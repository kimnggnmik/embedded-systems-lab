==> flow/design.v <==
module rle_enc (clk, rst, rd_req , recv_ready ,send_ready, in_data , out_data, end_of_stream ,wr_req);
input clk,rst; 				 
input recv_ready,send_ready;		 
input [7:0] in_data;			 
input end_of_stream ;			 
output [23:0] out_data;			 
output rd_req,wr_req;			 
reg rd_reg,wr_reg;			 
reg [22:0] bit_count;			 
reg [3:0] shift_count;			 
reg value_type;				 
reg [7:0] shift_buf;			 
reg [3:0] state;
reg [3:0] next_state;
reg new_bitstream; 			 
parameter INIT  = 4'b0000,REQUEST_INPUT = 4'b0001,WAIT_INPUT = 4'b0010,COUNT_BITS = 4'b0011,
SHIFT_BITS = 4'b0100,COUNT_DONE = 4'b0101,WAIT_OUTPUT = 4'b0110, RESET_COUNT = 4'b0111, READ_INPUT  = 4'b1000;
always @(state or recv_ready or send_ready or end_of_stream or bit_count or new_bitstream or shift_count) begin
	case(state)
		INIT: begin
			next_state = REQUEST_INPUT;
		end
		REQUEST_INPUT: begin
			if(recv_ready) next_state = WAIT_INPUT;
			else if(end_of_stream  && bit_count) next_state = COUNT_DONE;
			else next_state = REQUEST_INPUT;
		end
		WAIT_INPUT: next_state = READ_INPUT ;
		READ_INPUT : next_state = COUNT_BITS;
		COUNT_BITS: next_state = SHIFT_BITS;
		SHIFT_BITS:
		begin
			if(new_bitstream) next_state = COUNT_DONE;
			else begin
				if(shift_count == 7) next_state = REQUEST_INPUT;
				else next_state = COUNT_BITS;
			end
		end
		COUNT_DONE:
		begin
			if(send_ready) next_state = WAIT_OUTPUT ;
			else next_state = COUNT_DONE;
		end
		WAIT_OUTPUT : next_state = RESET_COUNT ;
		RESET_COUNT : begin
			if(end_of_stream ) next_state = INIT;
			else next_state = COUNT_BITS;
		end
		default: next_state = INIT;
	endcase
end
always @(posedge clk) begin
	if(rst) state <= INIT;
	else state <= next_state;
	case(state)
	INIT: begin
		bit_count <= 23'b0; 	 
		shift_buf <= 8'b0;	 
		rd_reg <= 0;		 
		wr_reg <= 0;		 
		new_bitstream <= 1;	 
	end
	REQUEST_INPUT: begin
		rd_reg <= 1;		 
		shift_count <= 4'b0;	 
	end
	WAIT_INPUT: begin
		rd_reg <= 0;		 
	end
	READ_INPUT : begin
		shift_buf <= in_data;
	end
	COUNT_BITS: begin
		if(new_bitstream) begin
			value_type <= shift_buf[0];
   			new_bitstream <= 0;			 
   	 		bit_count <= bit_count + 1; 		 
		end
		else begin
			if(shift_buf[0] == value_type) begin
				bit_count <= bit_count + 1;	 
			end
			else begin
				new_bitstream <= 1;		 
			end
		end
	end
	SHIFT_BITS: begin
		if(!new_bitstream) begin
			shift_buf <= shift_buf >> 1;
   	 		shift_count <= shift_count + 1; 	 
		end
	end
	COUNT_DONE: begin
		wr_reg <= 1;					 
	end
	WAIT_OUTPUT : begin
		wr_reg <= 0;					 
	end
	RESET_COUNT : begin
		bit_count <= 23'b0;				 
	end
	endcase
end
assign rd_req = rd_reg;
assign wr_req = wr_reg;
assign out_data[23] = value_type;
assign out_data[22:0] = bit_count[22:0];
endmodule
# Step by step through the tools: rle_enc
# What the tools print for rle_enc, step after step.
# Line numbers count from 1 in the design file above.
# Cell names lack the library's common part.
# The mark -- stands for no value.
# setup
top_module	rle_enc
clock	clk
lib	sky130hd
pvt_corner	tt_025C_1v80

# Elaborated design
# Counts by Yosys on the flattened word-level netlist (proc, flatten, opt, wreduce; memories kept). Register bits leave out memories and registers merged into their read ports (data or address). Print and check cells are left out. Cells with the same type and inputs are merged into one.
# word_totals
regBits	43
output_inout_bits	26
wordCells	56
# classes
add_sub_neg	2
eq_ne	12
mux	19
reduce_and_logical	15
# ops
operator	count
23-bit case mux with 2-bit select	1
23-bit two-way mux	2
4-bit case mux with 9-bit select	1
8-bit case mux with 3-bit select	1
1-bit by 23-bit logical AND with 1-bit output	1
23-bit by 1-bit adder with 23-bit output with constant B	1
4-bit by 3-bit == test with 1-bit output with constant B	5
2-bit nonzero test	5
3-bit two-way mux	3
2-bit AND reduction	4
4-bit by 2-bit == test with 1-bit output with constant B	2
4-bit case mux with 2-bit select	1
8-bit two-way mux	1
2-bit OR reduction	3
1-bit case mux with 2-bit select	3
2-bit two-way mux	3
4-bit by 1-bit adder with 4-bit output with constant B	1
4-bit by 1-bit == test with 1-bit output with constant B	1
4-bit == test with constant B	1
4-bit logical NOT	1
4-bit two-way mux	1
3-bit inequality test with constant B	1
3-bit nonzero test	1
2-bit inequality test with constant B	1
1-bit two-way mux	2
1-bit == test	1

# Logic depth
# Longest topological path by Yosys (ltp), each cell counted once; first at word level (registers and memories cut), then after technology mapping (sequential cells cut; the memories' decode and read muxes count).
# depth
depth_word	4
ABC_AREA	0
ltp_mapped	6

# Synthesis result
# Source: synth_stat.txt of the flow (Yosys; design flattened, memories mapped). It holds for the ABC_AREA given above (unset counts as 0); a run with the other value may have another netlist.
# The area totals of this step are shown rounded.
# mapped
stdcells	219
mapped_area_um2	2380
seqArea_um2	1350
flip_flops	48
n_buf	14
# types
cell_type	count
edfxtp_1	39
dfxtp_1	9
nor2_1	27
xnor2_1	9
a21oi_1	13
a22o_1	7
xor2_1	6
nand3_1	10
nand4_1	7
nand2_1	11
and2_1	6
ha_1	3
or4_1	5
nor2b_1	5
or3_1	5
o31ai_1	4
and4_1	3
clkbuf_1	7
# Not listed: further types 24, cells in them 43.

# Worst setup path after synthesis
# Path of least setup slack by OpenSTA after synthesis, without wires, with an ideal clock, recovery checks aside; 20% of the period is set as input and as output delay. Where synthesis merged equal registers, the netlist keeps one of their names.
# synth_timing
path_type	reg-to-reg
startpoint	reg state
endpoint	reg bit_count[0]
clock_period_ns	3.33
launch_ns	0.000
t_arrival_ns	2.038
setup_slack_ns	0.881
path_delay_ns	2.449
stages	6
synth_period_reached_ns	2.449
# "path_delay_ns" = arrival - input delay + setup time.
# "stages": output pins that drive a net of the path, with the launching flip-flop's if there is one; two outputs of one cell count as two.
# "synth_period_reached_ns" is the clock period less the worst setup slack; recovery checks do not enter. This is arithmetic on one report: input and output delays are still those of the set period (20% each).
# An end named without its bit number is one bit of that signal or, where synthesis recoded a state register, one of its new flip-flops.
# At most two assigning lines are given for a register; there are more.
# synth_via
path_cell_list	dfxtp_1 -> clkbuf_1 -> or2_2 -> clkbuf_8 -> nor2_1 -> a21oi_1
# synth_rtl
element	line_no	rtl
from (decl)	13	reg [3:0] state;
from (assign)	53	if(rst) state <= INIT;
from (assign)	54	else state <= next_state;
to (assign)	77	bit_count <= bit_count + 1;
to (assign)	81	bit_count <= bit_count + 1;
to (decl)	9	reg [22:0] bit_count;
# Chain of elaborated cells between the ends: none given.

# Worst path after layout
# From the final timing report of run 1: the path of least setup slack in the routed layout; clock arrival at registers is part of the times.
# layout_timing
path_type	reg-to-reg
startpoint	reg bit_count[3]
endpoint	reg bit_count[19]
clock_period_ns	3.06
launch_ns	0.29
t_arrival_ns	2.25
setup_slack_ns	0.96
stages	5
# The rows between start and end are the longest chain of elaborated cells between them; the timing report does not say that the signal goes this way. Where chains are equally long, one stands for them.
# Each line given opens the expression or statement behind the cell; cells for indexed reads and writes are added by Yosys, which also makes memories of some case tables.
# At most two assigning lines are given for a register; there are more.
# layout_via
path_cell_list	edfxtp_1 -> nand3_2 -> or4_1 -> or4_1 -> a21oi_1
elab_chain_len	4
cells_between	4
classes_between	add/sub: 1; mux: 3
# layout_rtl
element	line_no	rtl
from (decl)	9	reg [22:0] bit_count;
from (assign)	77	bit_count <= bit_count + 1;
from (assign)	81	bit_count <= bit_count + 1;
23-bit by 1-bit adder with 23-bit output	81
23-bit two-way mux	80	if(shift_buf[0] == value_type) begin
23-bit two-way mux	74	if(new_bitstream) begin
23-bit case mux with 2-bit select	55	case(state)
to (assign)	77
to (assign)	81
to (decl)	9

# Measured results for rle_enc: 2 stored runs of the Yosys and OpenROAD flow on sky130hd. The settings differ; the order carries no meaning. The constraints put input and output delay at 20% of the set period each and load the outputs with 0.01 pF.
# "worst_path_allowed_less_slack_ns": the worst setup path's part of the clock period (all of it between registers, 20% less for each end at a port) less its slack. A launch clock that arrives late makes it longer, a capture clock that arrives late makes it shorter.
# By "final_power_mw" is meant OpenSTA's value without simulated activity: inputs other than the clock are taken to toggle once in ten clock periods, and the tool carries that through the logic.
# The results are shown rounded.
# Settings: -- = not set for that run.
run name	period_ns	CORE_UTILIZATION	PLACE_DENSITY_LB_ADDON	CELL_PAD_IN_SITES_GLOBAL_PLACEMENT	CAP_MARGIN	MIN_ROUTING_LAYER	CORE_MARGIN	SLEW_MARGIN	TNS_END_PERCENT	CTS_CLUSTER_SIZE	MAX_ROUTING_LAYER	worst_path_allowed_less_slack_ns	path_kind	synthArea_um2	final_power_mw	setup_ws_ns	total_die_area_um2	final_setup_tns_ns	finalUtil_pct
run 1	3.06	23	0.14	0	20	met1	2	20	--	--	--	2.10	reg-to-reg	2380	1.33	0.964	11200	0.000	29.1
run 2	2.54	46	--	--	20	--	8	20	100	63	met5	2.15	reg-to-reg	2380	1.70	0.391	7740	0.000	57.8
